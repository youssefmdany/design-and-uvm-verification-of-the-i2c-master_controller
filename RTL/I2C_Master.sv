==> flow/design.v <==
module I2C_Master#( 
				 parameter Start_CMD = 3'b000,
				 parameter Stop_CMD = 3'b001,
				 parameter Read_CMD = 3'b010,
				 parameter Write_CMD = 3'b011,
				 parameter Restart_CMD = 3'b100
                                                                     ) 
		  (
           	                 input logic clk,
				 input logic reset,
			         input logic wr_i2c,
                                 input logic[7:0]  data_in,
                                 input logic[2:0] cmd,
				 input logic[15:0] dvsr,
				 output logic[7:0] data_out,
				 output logic ready,
				 output logic done_tick,
				 output logic ACK,
				 output tri SCL,
				 inout tri SDA 
						                 );
  typedef enum {idle, hold, start1, start2, data1, data2, data3, data4, 
      data_end, restart, stop1, stop2   } State_Type;
State_Type State_reg, State_next;
logic[8:0] TX_reg, TX_next;  
logic[8:0] RX_reg, RX_next;  
logic[2:0] CMD_reg, CMD_next;
logic[15:0] Count_reg, Count_next;
logic[3:0] NumBits_reg, NumBits_next;  
logic[15:0] Quarter, Half;  
logic sda_t,sda_reg,scl_t,scl_reg,data_proc;
logic link,NACK;  
logic done_tick_reg,done_tick_next, ready_t; 
assign SCL = scl_reg ? 1'b1 : 1'b0 ;   
assign link = (data_proc && CMD_reg==Write_CMD && NumBits_reg==8) || 
                    (data_proc && CMD_reg==Read_CMD && NumBits_reg<8);
assign SDA = (link || sda_reg) ? 1'b1 : 1'b0 ;
assign Quarter = dvsr;
assign Half = dvsr * 2;
always_ff@(posedge clk, posedge reset) begin 
   if(reset) begin 
	    scl_reg <= 1;
		 sda_reg <= 1;
	      end
	else begin 
	    scl_reg <= scl_t;
		 sda_reg <= sda_t;
	      end
end
always_ff@(posedge clk, posedge reset) begin 
 if(reset) begin 
	    State_reg = idle;
	    TX_reg <= 0;
            RX_reg <= 0;
            CMD_reg <= 0;
            Count_reg <= 0; 
	    NumBits_reg <= 0;       
	    done_tick_reg <= 0;
	      end
	else begin 
	   State_reg = State_next;
	   TX_reg <= TX_next;
           RX_reg <= RX_next;
           CMD_reg <= CMD_next;
           Count_reg <= Count_next; 
           NumBits_reg <= NumBits_next; 
	   done_tick_reg <= done_tick_next;
	      end
end
always_comb begin 
      State_next = State_reg;
      TX_next = TX_reg;
      RX_next = RX_reg;
      CMD_next = CMD_reg;
      Count_next = Count_reg +1 ; 
      NumBits_next = NumBits_reg; 	
      sda_t = 1'b1;
      scl_t = 1'b1;
      done_tick_next = done_tick_reg;
      ready_t = 1'b0;
      data_proc = 1'b0;
		 case (State_reg) 
		    idle: begin 
				  ready_t = 1'b1;
				  if(wr_i2c && cmd==Start_CMD) begin 
				     State_next = start1;
				     Count_next = 0;
				  end
			 end
		    start1: begin 
				  sda_t = 1'b0;
				  if(Count_reg==Half) begin 
				     State_next = start2;
				     Count_next = 0;
				  end
			 end
		    start2: begin 
				  sda_t = 1'b0;
				  scl_t = 1'b0;
				  if(Count_reg==Quarter) begin 
				     State_next = hold;
				     Count_next = 0;
				  end
			 end
		    hold: begin 
				  ready_t = 1'b1;			         
				  sda_t = 1'b0;
				  scl_t = 1'b0;
				  if(wr_i2c) begin 
				     CMD_next = cmd;
				     Count_next = 0;
					    case(cmd) 
						   Restart_CMD: begin 
				                            State_next = restart;
							end
						   Stop_CMD: begin 
				                            State_next = stop1;
							end
						   default: begin 
				                            State_next = data1;
							    NumBits_next = 0;
							    TX_next = { data_in , NACK };
							end
				    endcase
				  end
			 end
		    data1: begin 
				  sda_t = TX_reg[8];
				  scl_t = 1'b0;
			          data_proc = 1'b1;
				  if(Count_reg==Quarter) begin 
				     State_next = data2;
				     Count_next = 0;
				  end
			 end
		    data2: begin 
				  sda_t = TX_reg[8];
				  scl_t = 1'b1;     
			          data_proc = 1'b1;
				  if(Count_reg==Quarter) begin 
				     State_next = data3;
				     Count_next = 0;
				     RX_next = { RX_reg[7:0] , SDA } ;
				  end
			 end
		    data3: begin 
				  sda_t = TX_reg[8];
				  scl_t = 1'b1;     
			          data_proc = 1'b1;
				  if(Count_reg==Quarter) begin 
				     State_next = data4;
				     Count_next = 0;
				  end
			 end
		    data4: begin 
				  sda_t = TX_reg[8];
				  scl_t = 1'b0;    
			          data_proc = 1'b1;
				  if(Count_reg==Quarter) begin 
				     Count_next = 0;
				     if(NumBits_reg==8) begin 
				       State_next = data_end;
				       done_tick_next = 1'b1;
					  end
					  else begin 
					    TX_next = { TX_reg[7:0] , 1'b0 };
                                            NumBits_next = NumBits_reg + 1;
				            State_next = data1;
					  end
				  end
			 end
		    data_end: begin 
				  sda_t = 1'b0;
				  scl_t = 1'b0;    
				  if(Count_reg==Quarter) begin 
				     done_tick_next= 1'b0;
				     State_next = hold;
				     Count_next = 0;
				  end
			 end
		    restart: begin 
				  if(Count_reg==Half) begin 
				     State_next = start1;
				     Count_next = 0;
				  end
			 end
		    stop1: begin 
				  sda_t = 1'b0;
				  if(Count_reg==Quarter) begin 
				     State_next = stop2;
				     Count_next = 0;
				  end
			 end
		    stop2: begin 
				  sda_t = 1'b1;  
				  scl_t = 1'b1;  
				  if(Count_reg==Half) begin 
				     State_next = idle;
				     Count_next = 0;
				  end
			 end
		    default: begin 
				  if(Count_reg==Half) begin 
				     State_next = idle;
				     Count_next = 0;
				  end
			 end
	   endcase		 
end
assign  data_out = RX_reg[8:1];
assign  ACK = RX_reg[0];
assign  NACK = data_in[0];
assign  done_tick = done_tick_reg;	
assign  ready = ready_t;	
endmodule 			
# Step by step through the tools: I2C_Master
# The steps from the RTL of I2C_Master to its reports follow in flow order.
# Line numbers count from 1 in the design file above.
# Operators carry their Yosys type and port widths (W data, S select, Z words).
# The mark n/a stands for no value.
dict set report design {
  top {I2C_Master}
  clk_port {clk}
  lib {sky130hd}
  pvt_corner {tt_025C_1v80}
}

# Word-level counts
# Counts by Yosys on the flattened word-level netlist (proc, flatten, opt, wreduce; memories kept). Register bits leave out memories and registers merged into their read ports (data or address). Print and check cells are left out. Cells with the same type and inputs are merged into one.
dict set report bits {
  in_bits 30
  out_inout_bits 13
  elab_cells 106
  reg_bits 76
}
dict set report op_classes {
  eq_ne 31
  mux 39
  n_cmp 1
  add_sub_neg 2
  reduce_logical 24
}
# operator n
set ops {}
lappend ops {{$mux W32} 11}
lappend ops {{$pmux W32 S10} 1}
lappend ops {{$eq A32 B3 Y1 const B} 4}
lappend ops {{$eq A32 B4 Y1 const B} 3}
lappend ops {{$eq A32 B2 Y1 const B} 2}
lappend ops {{$mux W16} 4}
lappend ops {{$pmux W16 S3} 1}
lappend ops {{$mux W9} 4}
lappend ops {{$eq A16 B16 Y1} 2}
lappend ops {{$eq A32 B1 Y1 const B} 1}
lappend ops {{$logic_not A32 Y1} 1}
lappend ops {{$ne A2 B2 Y1 const B} 13}
lappend ops {{$mux W4} 5}
lappend ops {{$pmux W9 S2} 1}
lappend ops {{$add A16 B1 Y16 const B} 1}
lappend ops {{$pmux W4 S2} 2}
lappend ops {{$reduce_and A11 Y1} 1}
lappend ops {{$reduce_bool A11 Y1} 1}
lappend ops {{$reduce_or A5 Y1} 2}
lappend ops {{$mux W1} 8}
lappend ops {{$reduce_or A7 Y1} 1}
lappend ops {{$reduce_or A2 Y1} 3}
lappend ops {{$eq A3 B2 Y1 const B} 2}
lappend ops {{$logic_and A1 B1 Y1} 5}
lappend ops {{$reduce_and A5 Y1} 1}
lappend ops {{$reduce_and A2 Y1} 2}
lappend ops {{$reduce_bool A2 Y1} 2}
lappend ops {{$add A4 B1 Y4 const B} 1}
# Other operator kinds: 10; their cells: 12.

# Depth
# Yosys ltp: most cells in a row. Word level: on the elaborated netlist, between registers, memories and ports. Mapped: between sequential cells and ports; inverters and the memories' decode and read muxes count.
dict set report logic_depth {
  depth_word 8
  abc_area 0
  mapped_depth 9
  depth_no_buf 8
}

# Mapped cells and area
# Source: synth_stat.txt of the flow (Yosys; design flattened, memories mapped). It holds for the ABC_AREA given above (unset counts as 0); a run with the other value may have another netlist.
dict set report synth_totals {
  mapped_area_um2 2929.1
  ff_cells 56
  n_buf 6
  cell_count 269
  sequential_area_um2 1405.1
}
# cell n type_area_um2
set by_type {}
lappend by_type {sky130_fd_sc_hd__dfrtp_1 53 1.33E+03}
lappend by_type {sky130_fd_sc_hd__xor2_1 37 324.061}
lappend by_type {sky130_fd_sc_hd__mux2_2 26 292.781}
lappend by_type {sky130_fd_sc_hd__nor2_1 25 93.84}
lappend by_type {sky130_fd_sc_hd__dfstp_2 3 78.826}
lappend by_type {sky130_fd_sc_hd__xnor2_1 9 78.826}
lappend by_type {sky130_fd_sc_hd__and3_1 11 68.816}
lappend by_type {sky130_fd_sc_hd__nand2_1 18 67.565}
lappend by_type {sky130_fd_sc_hd__nor4_1 9 56.304}
lappend by_type {sky130_fd_sc_hd__a22o_1 6 52.55}
lappend by_type {sky130_fd_sc_hd__o21ai_0 8 40.038}
lappend by_type {sky130_fd_sc_hd__ha_1 3 37.536}
lappend by_type {sky130_fd_sc_hd__inv_1 9 33.782}
lappend by_type {sky130_fd_sc_hd__nand3_1 6 30.029}
lappend by_type {sky130_fd_sc_hd__a21oi_1 5 25.024}
lappend by_type {sky130_fd_sc_hd__nor3_1 5 25.024}
lappend by_type {sky130_fd_sc_hd__buf_6 2 22.522}
lappend by_type {sky130_fd_sc_hd__mux2i_1 2 20.019}
# Other cell types: 24; their cells: 32.

# Timing after synthesis
# Source: OpenSTA report_checks on the synthesized netlist (no wires, ideal clock, input and output delay 20% of the period each), path of least setup slack; recovery checks are left aside. Register names are those of the netlist, which keeps one name where synthesis merged equal registers.
dict set report synth_path {
  path_kind {reg2reg}
  from {register Count_reg[2]}
  to {register TX_reg[2]}
  clock_period_ps 2120
  path_slack_ps 166
  n_path_buf 2
  launch_ps 0
  t_arrival_ps 1829
  setup_ps 125
  delay_ps 1954
  required_time_ps 1995
  driving_pins 9
  synth_period_reached_ps 1954
}
# "delay_ps" = arrival - input delay + setup time.
# "driving_pins" counts driving pins, that of a launching flip-flop among them; a cell with two outputs on the path counts twice.
# "synth_period_reached_ps" = period - worst setup slack (recovery checks aside). The figure is calculated, with input and output delays left at 20% of the set period.
# The rows between start and end are the longest chain of elaborated cells between them; the timing report does not say that the signal goes this way. Where chains are equally long, one stands for them.
# Each line given opens the expression or statement behind the cell; cells for indexed reads and writes are added by Yosys, which also makes memories of some case tables.
dict set report synth_between {
  cell_sequence {sky130_fd_sc_hd__dfrtp_1 > sky130_fd_sc_hd__buf_2 > sky130_fd_sc_hd__xor2_1 > sky130_fd_sc_hd__nor4_1 > sky130_fd_sc_hd__and4_1 > sky130_fd_sc_hd__buf_6 > sky130_fd_sc_hd__a21oi_4 > sky130_fd_sc_hd__nor2_4 > sky130_fd_sc_hd__mux2_2}
  elab_chain_cells 3
  cone_cells 5
  classes_between {eq/ne: 2; mux: 2; reduce/logical: 1}
}
# element line
set synth_lines {}
lappend synth_lines {{from (decl)} 28} ;# logic[15:0] Count_reg, Count_next;
lappend synth_lines {{from (assign)} 56} ;# Count_reg <= 0;
lappend synth_lines {{from (assign)} 65} ;# Count_reg <= Count_next;
lappend synth_lines {{$eq A16 B16 Y1} 159} ;# if(Count_reg==Quarter) begin
lappend synth_lines {{$mux W9} 159}
lappend synth_lines {{$pmux W9 S2} 82} ;# case (State_reg)
lappend synth_lines {{to (assign)} 53} ;# TX_reg <= 0;
lappend synth_lines {{to (assign)} 62} ;# TX_reg <= TX_next;
lappend synth_lines {{to (decl)} 25} ;# logic[8:0] TX_reg, TX_next;

# Timing after layout
# From the final timing report of run A: the path of least setup slack in the routed layout; clock arrival at registers is part of the times.
# The report prints the path's times to 10 ps; the period is as set.
dict set report layout_path {
  path_kind {reg2reg}
  from {register Count_reg[10]}
  to {register TX_reg[3]}
  required_time_ps 2560
  path_slack_ps 230
  n_path_buf 2
  t_arrival_ps 2330
  driving_pins 9
  launch_ps 310
  setup_ps 100
  clock_period_ps 2350
}
# The rows between start and end are the longest chain of elaborated cells between them; the timing report does not say that the signal goes this way. Where chains are equally long, one stands for them.
dict set report layout_between {
  cell_sequence {sky130_fd_sc_hd__dfrtp_2 > sky130_fd_sc_hd__xor2_1 > sky130_fd_sc_hd__nor4_2 > sky130_fd_sc_hd__buf_4 > sky130_fd_sc_hd__and4_4 > sky130_fd_sc_hd__a21oi_4 > sky130_fd_sc_hd__nor2_4 > sky130_fd_sc_hd__buf_6 > sky130_fd_sc_hd__mux2_4}
  elab_chain_cells 3
  cone_cells 5
  classes_between {eq/ne: 2; mux: 2; reduce/logical: 1}
}
# element line
set layout_lines {}
lappend layout_lines {{from (decl)} 28} ;# logic[15:0] Count_reg, Count_next;
lappend layout_lines {{from (assign)} 56} ;# Count_reg <= 0;
lappend layout_lines {{from (assign)} 65} ;# Count_reg <= Count_next;
lappend layout_lines {{$eq A16 B16 Y1} 159} ;# if(Count_reg==Quarter) begin
lappend layout_lines {{$mux W9} 159}
lappend layout_lines {{$pmux W9 S2} 82} ;# case (State_reg)
lappend layout_lines {{to (assign)} 53} ;# TX_reg <= 0;
lappend layout_lines {{to (assign)} 62} ;# TX_reg <= TX_next;
lappend layout_lines {{to (decl)} 25} ;# logic[8:0] TX_reg, TX_next;

Memo
Re: implementation data of I2C_Master

Top module I2C_Master; platform sky130hd; tools Yosys and OpenROAD; 2 stored runs in no particular order. Input and output delays are each 20% of the period that was set; the output load is 0.01 pF.
"period_reached_ps" = clock period - worst setup slack. The figure is calculated, with input and output delays left at 20% of the set period.
"worst_path_time_ps" = time allowed to the worst setup path (clock period - input delay - output delay, where it has them) - its slack; a late launch clock adds to it, a late capture clock takes from it.
"total_power_mw" is the tool's figure for a default switching activity; nothing was simulated.
"worst_path_time_ps" is known to 10 ps.

[flow] run A: files
==> flow/run.sh <==
#!/bin/bash
# the make line also repeats the synthesis and layout settings of config.mk as NAME=value (left out here)
make -C /OpenROAD-flow-scripts/flow DESIGN_CONFIG=/design/flow/config.mk WORK_HOME=/design/flow/orfs CLKGATE_MAP_FILE= finish
==> flow/config.mk <==
export PLATFORM = sky130hd
export DESIGN_NAME = I2C_Master
export DESIGN_NICKNAME = I2C_Master
export VERILOG_FILES = /design/flow/design.v
export SDC_FILE = /design/flow/constraint.sdc
export NUM_CORES = 4
export LEC_CHECK = 0
export CAP_MARGIN = 20
export CORE_MARGIN = 2
export CORE_UTILIZATION = 40
export SETUP_SLACK_MARGIN = 0.26
export SLEW_MARGIN = 20
==> flow/constraint.sdc <==
create_clock -name core_clock -period 2.35 [get_ports {clk}]
set_input_delay 0.4700 -clock core_clock [delete_from_list [all_inputs] [get_ports {clk}]]
set_output_delay 0.4700 -clock core_clock [all_outputs]
set_load 0.01 [all_outputs]

[flow] run A: metrics
[metrics] fin_util_pct = 57.5
[metrics] final_hold_ws_ps = 292
[metrics] post_synth_area_um2 = 2929.1
[metrics] post_route_stdcell_area_um2 = 4124.0
[metrics] setupTns_ps = 0
[metrics] die_um2 = 8022.8
[metrics] worst_path_time_ps = 2120
[metrics] critical_path_type = reg2reg
[metrics] fin_ws_ps = 229
[metrics] total_power_mw = 2.091
[metrics] period_reached_ps = 2121

[flow] run B: files
==> flow/run.sh <==
#!/bin/bash
# the make line also repeats the synthesis and layout settings of config.mk as NAME=value (left out here)
make -C /OpenROAD-flow-scripts/flow DESIGN_CONFIG=/design/flow/config.mk WORK_HOME=/design/flow/orfs CLKGATE_MAP_FILE= finish
==> flow/config.mk <==
export PLATFORM = sky130hd
export DESIGN_NAME = I2C_Master
export DESIGN_NICKNAME = I2C_Master
export VERILOG_FILES = /design/flow/design.v
export SDC_FILE = /design/flow/constraint.sdc
export NUM_CORES = 4
export LEC_CHECK = 0
export CAP_MARGIN = 25
export CELL_PAD_IN_SITES_DETAIL_PLACEMENT = 0
export CORE_MARGIN = 2
export CORE_UTILIZATION = 23
export CTS_CLUSTER_DIAMETER = 63
export CTS_CLUSTER_SIZE = 94
export GPL_TIMING_DRIVEN = 0
export PLACE_DENSITY_LB_ADDON = 0.06
export SLEW_MARGIN = 20
==> flow/constraint.sdc <==
create_clock -name core_clock -period 3.69 [get_ports {clk}]
set_input_delay 0.7380 -clock core_clock [delete_from_list [all_inputs] [get_ports {clk}]]
set_output_delay 0.7380 -clock core_clock [all_outputs]
set_load 0.01 [all_outputs]

[flow] run B: metrics
[metrics] fin_ws_ps = 760
[metrics] setupTns_ps = 0
[metrics] total_power_mw = 1.427
[metrics] final_hold_ws_ps = 477
[metrics] fin_util_pct = 29.8
[metrics] worst_path_time_ps = 2190
[metrics] critical_path_type = in2reg
[metrics] die_um2 = 13653.9
[metrics] period_reached_ps = 2930
[metrics] post_route_stdcell_area_um2 = 3731.1
[metrics] post_synth_area_um2 = 2929.1
